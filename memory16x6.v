==> flow/design.v <==
module memory16x6 (data_out, data_in, addr, we, clk);
output reg  [5:0]  data_out;  
input  wire [5:0]  data_in;	
input  wire  [3:0]  addr;
input  wire         we, clk;
reg         [5:0]  mem       [15:0];
	always @(posedge clk) begin
		data_out <= mem[addr];
		if (we) mem[addr] <= data_in;
	end
endmodule 
* From RTL to reports: memory16x6 *
What the tools print for memory16x6, step after step.
Lines are those of the file above, counted from 1.
Operators carry their Yosys type and port widths (W data, S select, Z words).
The mark -- stands for no value.

inputs
  design top = memory16x6
  clock input = clk
  library = sky130hd
  corner = tt_025C_1v80

* Word-level counts *
Counts by Yosys on the flattened word-level netlist (proc, flatten, opt, wreduce; memories kept). Register bits leave out memories and registers merged into their read ports (data or address); mux counts leave out enables and synchronous resets folded into registers. Print and check cells are left out. Cells with the same type and inputs are merged into one.
Memory sizes are those after Yosys's memory passes, which may raise the word count (mostly to a power of two), join words into wider ones and drop unused or constant bits.

word-level totals
  register bits = 0
  RAM bits = 96
  clocked read ports x word width = 6
  memories = 1
  input port bits = 12
  output and inout bits = 6
  elaborated cells = 4

cells by class
  mux-type cells = 3

memories
  name  words  bits a word  read ports  write ports  line  RTL
  mem   16     6            1           1            6     reg         [5:0]  mem       [15:0];

operators by type and width
  cell     count
  $mux W6  1
  $mux W4  1
  $mux W1  1

* Logic depth *
Depth = most cells in a row (Yosys ltp): at word level without a register or memory, in the mapped netlist without a sequential cell, where the memories' decode and read muxes count.

logic depth
  depth in word-level cells = 1
  ABC_AREA = 1
  depth in mapped cells = 11

* After synthesis *
Source: synth_stat.txt of the flow (Yosys; design flattened, memories mapped). It holds for the ABC_AREA given above (unset counts as 0); a run with the other value may have another netlist.

mapped netlist
  cells in the netlist = 419
  synthesis area = 4277.9 µm²
  flip-flop cells = 102
  buffer cells = 16

cell types
  cell type                  count
  sky130_fd_sc_hd__edfxtp_1  96
  sky130_fd_sc_hd__nand2_1   260
  sky130_fd_sc_hd__dfxtp_1   6
  sky130_fd_sc_hd__buf_6     6
  sky130_fd_sc_hd__nor2_1    18
  sky130_fd_sc_hd__inv_1     17
  sky130_fd_sc_hd__buf_4     7
  sky130_fd_sc_hd__nand3_1   4
  sky130_fd_sc_hd__buf_2     3
  sky130_fd_sc_hd__inv_6     1
  sky130_fd_sc_hd__inv_2     1

* Worst setup path after synthesis *
Source: OpenSTA report_checks on the synthesized netlist (no wires, ideal clock, input and output delay 20% of the period each), path of least setup slack; recovery checks are left aside. Register names are those of the netlist, which keeps one name where synthesis merged equal registers.

timing path after synthesis
  path kind = input port to flip-flop
  start = in addr[1]
  end = mem mem[5][0]
  period = 1.81 ns
  external input delay = 0.362 ns
  setup time = 0.350 ns
  launch time at the first pin = 0.362 ns
  arrival = 1.204 ns
  required time = 1.460 ns
  setup slack = 0.257 ns
  path delay = 1.192 ns
  stages on the path = 5
  period reached after synthesis = 1.553 ns

"path delay" = arrival - input delay + setup time.
"stages on the path": output pins that drive a net of the path, with the launching flip-flop's if there is one; two outputs of one cell count as two.
"period reached after synthesis" = period - worst setup slack (recovery checks aside). The figure is calculated, with input and output delays left at 20% of the set period.
The rows between start and end are the longest chain of elaborated cells between them; the timing report does not say that the signal goes this way. Where chains are equally long, one stands for them.
A line is the first line of the expression or statement that the cell stems from. Yosys adds cells for indexed reads and writes and turns some case tables into memories.

on the way, after synthesis
  cell sequence = sky130_fd_sc_hd__buf_2 -> sky130_fd_sc_hd__inv_2 -> sky130_fd_sc_hd__buf_4 -> sky130_fd_sc_hd__nand3_1 -> sky130_fd_sc_hd__nor2_1
  length of the longest elaborated chain = 1
  elaborated cells between the ends (all ways) = 1
  RTL lines with such cells = 1

ends and longest elaborated chain, after synthesis
  element      line  RTL
  from (decl)  4     input  wire  [3:0]  addr;
  $mux W4      9     if (we) mem[addr] <= data_in;
  to (decl)    6     reg         [5:0]  mem       [15:0];

* Path in the finished layout *
From the final timing report of record 1: the path of least setup slack in the routed layout; clock arrival at registers is part of the times.

timing path post-layout
  path kind = flip-flop to output port
  start = reg data_out[2]
  end = out data_out[2]
  period = 1.53 ns
  output delay = 0.31 ns
  launch time at the first pin = 0.36 ns
  arrival = 0.80 ns
  required time = 1.22 ns
  setup slack = 0.42 ns
  stages on the path = 2

on the way, post-layout
  cell sequence = sky130_fd_sc_hd__dfxtp_2 -> sky130_fd_sc_hd__buf_2
  length of the longest elaborated chain = 0
  elaborated cells between the ends (all ways) = 0
  RTL lines with such cells = 0

ends and longest elaborated chain, post-layout
  element      line  RTL
  from (decl)  2     output reg  [5:0]  data_out;
  to (decl)    2

Subject: flow runs of memory16x6

Hi,

Flow measurements of memory16x6 on sky130hd: 2 stored runs with different settings, listed in no order. Input and output delays are each 20% of the period that was set; the output load is 0.01 pF.
"achieved clock period (ns)": clock period set for the run, less the worst setup slack. It is reckoned from that one timing run; input and output delays stay at 20% of the period that was set.
By "worst setup path time (ns)" is meant the share of the clock period that the worst setup path is allowed (20% is reserved at inputs, 20% at outputs), minus its slack. Clock arrival times at its registers enter into it.
"finish__power__total": no workload was simulated; the value follows from the tool's default switching activity.

settings of record 1
{
  "period_ns": 1.53,
  "CORE_UTILIZATION": 41,
  "SETUP_SLACK_MARGIN": 0.43,
  "PLACE_DENSITY_LB_ADDON": 0.06,
  "CORE_MARGIN": 2,
  "TNS_END_PERCENT": 30,
  "ABC_AREA": 1,
  "CTS_CLUSTER_SIZE": 56,
  "SLEW_MARGIN": 30,
  "MIN_ROUTING_LAYER": "met2",
  "CAP_MARGIN": 20
}
report of record 1
yosys chip area after synthesis (um^2): 4277.9
finish__design__die__area: 11266.8
finish__design__instance__area__stdcell: 5200.0
finish__design__instance__utilization: 0.5083
finish__timing__setup__ws: 0.421
finish__timing__setup__tns: 0.000
finish__timing__hold__ws: 0.508
finish__power__total: 5.529e-03
achieved clock period (ns): 1.109
worst setup path time (ns): 0.80
worst setup path kind: flip-flop to output port

settings of record 2
{
  "period_ns": 1.69,
  "CORE_UTILIZATION": 47,
  "PLACE_DENSITY_LB_ADDON": 0.02,
  "CORE_ASPECT_RATIO": 1.53,
  "CELL_PAD_IN_SITES_DETAIL_PLACEMENT": 0,
  "ABC_AREA": 1,
  "GPL_TIMING_DRIVEN": 0,
  "GPL_ROUTABILITY_DRIVEN": 0,
  "MIN_ROUTING_LAYER": "met2",
  "MAX_ROUTING_LAYER": "met5",
  "CAP_MARGIN": 20,
  "CORE_MARGIN": 2,
  "SLEW_MARGIN": 20
}
report of record 2
yosys chip area after synthesis (um^2): 4277.9
finish__design__die__area: 9898.3
finish__design__instance__area__stdcell: 4897.2
finish__design__instance__utilization: 0.5450
finish__timing__setup__ws: 0.007
finish__timing__setup__tns: 0.000
finish__timing__hold__ws: 0.600
finish__power__total: 5.111e-03
achieved clock period (ns): 1.683
worst setup path time (ns): 1.34
worst setup path kind: input port to flip-flop

Regards
